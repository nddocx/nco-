==> flow/design.v <==
module counter_8bit (
        input wire  rst,
        input wire  clk,
        output [15:0] sine_out
);
        reg [7:0] tcount;
        logic [0:255] [15:0] sine_table = {
16'h0000,
16'h0324,
16'h0648,
16'h096a,
16'h0c8c,
16'h0fab,
16'h12c8,
16'h15e2,
16'h18f9,
16'h1c0b,
16'h1f1a,
16'h2223,
16'h2528,
16'h2826,
16'h2b1f,
16'h2e11,
16'h30fb,
16'h33df,
16'h36ba,
16'h398c,
16'h3c56,
16'h3f17,
16'h41ce,
16'h447a,
16'h471c,
16'h49b4,
16'h4c3f,
16'h4ebf,
16'h5133,
16'h539b,
16'h55f5,
16'h5842,
16'h5a82,
16'h5cb3,
16'h5ed7,
16'h60eb,
16'h62f1,
16'h64e8,
16'h66cf,
16'h68a6,
16'h6a6d,
16'h6c23,
16'h6dc9,
16'h6f5e,
16'h70e2,
16'h7254,
16'h73b5,
16'h7504,
16'h7641,
16'h776b,
16'h7884,
16'h7989,
16'h7a7c,
16'h7b5c,
16'h7c29,
16'h7ce3,
16'h7d89,
16'h7e1d,
16'h7e9c,
16'h7f09,
16'h7f61,
16'h7fa6,
16'h7fd8,
16'h7ff5,
16'h7fff,
16'h7ff5,
16'h7fd8,
16'h7fa6,
16'h7f61,
16'h7f09,
16'h7e9c,
16'h7e1d,
16'h7d89,
16'h7ce3,
16'h7c29,
16'h7b5c,
16'h7a7c,
16'h7989,
16'h7884,
16'h776b,
16'h7641,
16'h7504,
16'h73b5,
16'h7254,
16'h70e2,
16'h6f5e,
16'h6dc9,
16'h6c23,
16'h6a6d,
16'h68a6,
16'h66cf,
16'h64e8,
16'h62f1,
16'h60eb,
16'h5ed7,
16'h5cb3,
16'h5a82,
16'h5842,
16'h55f5,
16'h539b,
16'h5133,
16'h4ebf,
16'h4c3f,
16'h49b4,
16'h471c,
16'h447a,
16'h41ce,
16'h3f17,
16'h3c56,
16'h398c,
16'h36ba,
16'h33df,
16'h30fb,
16'h2e11,
16'h2b1f,
16'h2826,
16'h2528,
16'h2223,
16'h1f1a,
16'h1c0b,
16'h18f9,
16'h15e2,
16'h12c8,
16'h0fab,
16'h0c8c,
16'h096a,
16'h0648,
16'h0324,
16'h0000,
16'hfcdc,
16'hf9b8,
16'hf696,
16'hf374,
16'hf055,
16'hed38,
16'hea1e,
16'he707,
16'he3f5,
16'he0e6,
16'hdddd,
16'hdad8,
16'hd7da,
16'hd4e1,
16'hd1ef,
16'hcf05,
16'hcc21,
16'hc946,
16'hc674,
16'hc3aa,
16'hc0e9,
16'hbe32,
16'hbb86,
16'hb8e4,
16'hb64c,
16'hb3c1,
16'hb141,
16'haecd,
16'hac65,
16'haa0b,
16'ha7be,
16'ha57e,
16'ha34d,
16'ha129,
16'h9f15,
16'h9d0f,
16'h9b18,
16'h9931,
16'h975a,
16'h9593,
16'h93dd,
16'h9237,
16'h90a2,
16'h8f1e,
16'h8dac,
16'h8c4b,
16'h8afc,
16'h89bf,
16'h8895,
16'h877c,
16'h8677,
16'h8584,
16'h84a4,
16'h83d7,
16'h831d,
16'h8277,
16'h81e3,
16'h8164,
16'h80f7,
16'h809f,
16'h805a,
16'h8028,
16'h800b,
16'h8001,
16'h800b,
16'h8028,
16'h805a,
16'h809f,
16'h80f7,
16'h8164,
16'h81e3,
16'h8277,
16'h831d,
16'h83d7,
16'h84a4,
16'h8584,
16'h8677,
16'h877c,
16'h8895,
16'h89bf,
16'h8afc,
16'h8c4b,
16'h8dac,
16'h8f1e,
16'h90a2,
16'h9237,
16'h93dd,
16'h9593,
16'h975a,
16'h9931,
16'h9b18,
16'h9d0f,
16'h9f15,
16'ha129,
16'ha34d,
16'ha57e,
16'ha7be,
16'haa0b,
16'hac65,
16'haecd,
16'hb141,
16'hb3c1,
16'hb64c,
16'hb8e4,
16'hbb86,
16'hbe32,
16'hc0e9,
16'hc3aa,
16'hc674,
16'hc946,
16'hcc21,
16'hcf05,
16'hd1ef,
16'hd4e1,
16'hd7da,
16'hdad8,
16'hdddd,
16'he0e6,
16'he3f5,
16'he707,
16'hea1e,
16'hed38,
16'hf055,
16'hf374,
16'hf696
};
        assign sine_out = sine_table[tcount];
        always @(posedge clk or posedge rst) begin
                if(rst) begin
                        tcount <= 0;
                end
                else begin
                        tcount <= tcount + 1;
                end
        end
endmodule
Step by step through the tools: counter_8bit
Tool output for the design above, in the order of the flow.
Line numbers count from 1 in the design file above.
Operators carry their Yosys type and port widths (W data, S select, Z words).
Cell names lack the library's common part.
A cell with - has no value.
- top module: counter_8bit
- clock input: clk
- library: sky130hd
- corner: tt_025C_1v80

Word-level counts
Yosys after proc, flatten, opt, wreduce and memory -nomap, before mapping. Enables and synchronous resets that opt folds into registers are not counted as muxes. Memory bits, and registers merged into a memory's read port (data or address), are not among the register bits. Print and check cells are not counted. Equal cells are merged and count once.
- noted output and inout port bits: 16
- word-level cells at 4
- bits in registers at 8
- noted input bits: 2
- shift-type cells at 1
- $add $sub $neg at 2
- operators by type and width (cell ; number):
    $shiftx A4096 B13 Y16 const A ; 1
    $sub A8 B8 Y9 const A ; 1
    $add A8 B1 Y8 const B ; 1

Longest topological paths
Longest topological path by Yosys (ltp), each cell counted once; first at word level (registers and memories cut), then after technology mapping (sequential cells cut; the memories' decode and read muxes count).
- noted depth in word-level cells: 2
- ABC_AREA at 0
- gate-level depth with buffers at 13
- gate-level depth less buffers at 10

After synthesis
Source: synth_stat.txt of the flow (Yosys; design flattened, memories mapped). It holds for the ABC_AREA given above (unset counts as 0); a run with the other value may have another netlist.
- mapped cells: 810
- flip-flop cells: 8
- synthesis area at 5196.2 µm²
- noted buffer cells: 93
- cells by type (cell type ; number ; area in all (µm²)):
    ha_1 ; 34 ; 425.408
    a21oi_1 ; 83 ; 415.398
    o21ai_0 ; 83 ; 415.398
    nor2_1 ; 81 ; 304.042
    nand2_1 ; 70 ; 262.752
    buf_2 ; 46 ; 230.221
    dfrtp_1 ; 8 ; 200.192
    nand2b_1 ; 31 ; 193.936
    a31oi_1 ; 30 ; 187.68
    a211oi_1 ; 22 ; 165.158
    mux4_2 ; 7 ; 157.651
    o211ai_1 ; 20 ; 150.144
    a221oi_1 ; 17 ; 148.893
    nor2b_1 ; 22 ; 137.632
    a311oi_1 ; 15 ; 131.376
    nor3_1 ; 23 ; 115.11
    buf_4 ; 14 ; 105.101
    nand3_1 ; 20 ; 100.096
Other cell types: 56; their cells: 184.

Timing after synthesis
Path of least setup slack by OpenSTA after synthesis, without wires, with an ideal clock, recovery checks aside; 20% of the period is set as input and as output delay. Where synthesis merged equal registers, the netlist keeps one of their names.
- kind: register to output
- start point: register tcount[1]
- end point: output sine_out[5]
- path delay at 3.021 ns
- external output delay at 1.592 ns
- path slack: 3.347 ns
- path buffers: 3
- clock period: 7.96 ns
- arrival time: 3.021 ns
- noted data required time: 6.368 ns
- noted driving pins on the path: 14
- noted synthesis period reached: 4.613 ns
"path delay" = arrival - input delay + setup time.
At an output port there is no setup time.
"driving pins on the path": output pins that drive a net of the path, with the launching flip-flop's if there is one; two outputs of one cell count as two.
"synthesis period reached" = period - worst setup slack (recovery checks aside). The figure is calculated, with input and output delays left at 20% of the set period.
Between the ends stands the longest chain of elaborated cells between them, by number of cells; it is not shown to be the way that was timed. Of several equally long chains one is given.
Each line given opens the expression or statement behind the cell; cells for indexed reads and writes are added by Yosys, which also makes memories of some case tables.
- cell sequence: dfrtp_1 > buf_2 > inv_1 > ha_1 > clkbuf_1 > inv_1 > ha_1 > buf_1 > nor2_1 > a21oi_1 > a221oi_1 > a311oi_1 > a2111oi_0 > a31oi_1
- length of the longest elaborated chain at 2
- noted elaborated cells on any way between the ends: 2
- ends and longest elaborated chain, after synthesis (what ; line ; source):
    start: declaration ; 6 ; reg [7:0] tcount;
    start: assignment ; 266 ; tcount <= 0;
    start: assignment ; 269 ; tcount <= tcount + 1;
    $sub A8 B8 Y9 ; 263 ; assign sine_out = sine_table[tcount];
    $shiftx A4096 B13 Y16 ; 263 ;
    end: declaration ; 4 ; output [15:0] sine_out

Worst path after layout
Path of least setup slack in the final report of entry A (OpenROAD, finished layout, wires in). Where an end is a register, its clock arrival counts in the times.
- kind: register to output
- start point: register tcount[0]
- end point: output sine_out[4]
- noted data required time: 5.94 ns
- external output delay at 1.48 ns
- path slack: 1.45 ns
- arrival time: 4.49 ns
- noted driving pins on the path: 13
- clock period: 7.42 ns
- path buffers: 2
Between the ends stands the longest chain of elaborated cells between them, by number of cells; it is not shown to be the way that was timed. Of several equally long chains one is given.
- cell sequence: dfrtp_1 > buf_4 > inv_1 > ha_1 > inv_1 > ha_1 > nor2_1 > a21oi_1 > o21ai_0 > a31oi_1 > o21ai_0 > a311oi_1 > clkdlybuf4s50_1
- length of the longest elaborated chain at 2
- noted elaborated cells on any way between the ends: 2
- ends and longest elaborated chain, post-layout (what ; line ; source):
    start: declaration ; 6 ; reg [7:0] tcount;
    start: assignment ; 266 ; tcount <= 0;
    start: assignment ; 269 ; tcount <= tcount + 1;
    $sub A8 B8 Y9 ; 263 ; assign sine_out = sine_table[tcount];
    $shiftx A4096 B13 Y16 ; 263 ;
    end: declaration ; 4 ; output [15:0] sine_out

Add stored flow runs of counter_8bit

2 stored runs of counter_8bit in the flow (synthesis by Yosys, layout by OpenROAD, sky130hd cells), in arbitrary order. Constraints: input delay and output delay 20% of the set period each, output load 0.01 pF.
"clock period achieved" means the clock period less the worst setup slack. The figure is calculated, with input and output delays left at 20% of the set period.
By "critical path time" is meant the share of the clock period that the worst setup path is allowed (20% is reserved at inputs, 20% at outputs), minus its slack. Clock arrival times at its registers enter into it.
"power" rests on the timing tool's default activity at the inputs, not on a simulated workload.

Entry A
Settings were period_ns = 7.42; CORE_UTILIZATION = 33; SETUP_SLACK_MARGIN = -0.71; PLACE_DENSITY = 0.43; CELL_PAD_IN_SITES_DETAIL_PLACEMENT = 0; ABC_AREA = 0; CTS_CLUSTER_DIAMETER = 375; CAP_MARGIN = 20; CORE_MARGIN = 2; SLEW_MARGIN = 20
- netlist area reported by Yosys: 5196.2 µm²
- total die area at 16766.4 µm²
- standard-cell area after routing at 5378.9 µm²
- utilization after routing: 35.1 %
- worst setup slack after layout: 1.449 ns
- total negative setup slack: 0.000 ns
- smallest hold slack: 0.874 ns
- noted the power: 138.7 uW
- noted the clock period achieved: 5.971 ns
- critical path time: 4.49 ns
- type of the worst setup path: register to output

Entry B
Settings were period_ns = 6.15; CORE_UTILIZATION = 41; SETUP_SLACK_MARGIN = 0.56; PLACE_DENSITY = 0.48; CELL_PAD_IN_SITES_GLOBAL_PLACEMENT = 1; CELL_PAD_IN_SITES_DETAIL_PLACEMENT = 0; CTS_CLUSTER_SIZE = 82; CTS_CLUSTER_DIAMETER = 218; CAP_MARGIN = 40; MAX_ROUTING_LAYER = met4; CORE_MARGIN = 2; SLEW_MARGIN = 20
- netlist area reported by Yosys: 5196.2 µm²
- total die area at 13589.7 µm²
- standard-cell area after routing at 5360.1 µm²
- utilization after routing: 42.8 %
- worst setup slack after layout: 1.014 ns
- total negative setup slack: 0.000 ns
- smallest hold slack: 0.666 ns
- noted the power: 165.5 uW
- noted the clock period achieved: 5.136 ns
- critical path time: 3.91 ns
- type of the worst setup path: register to output
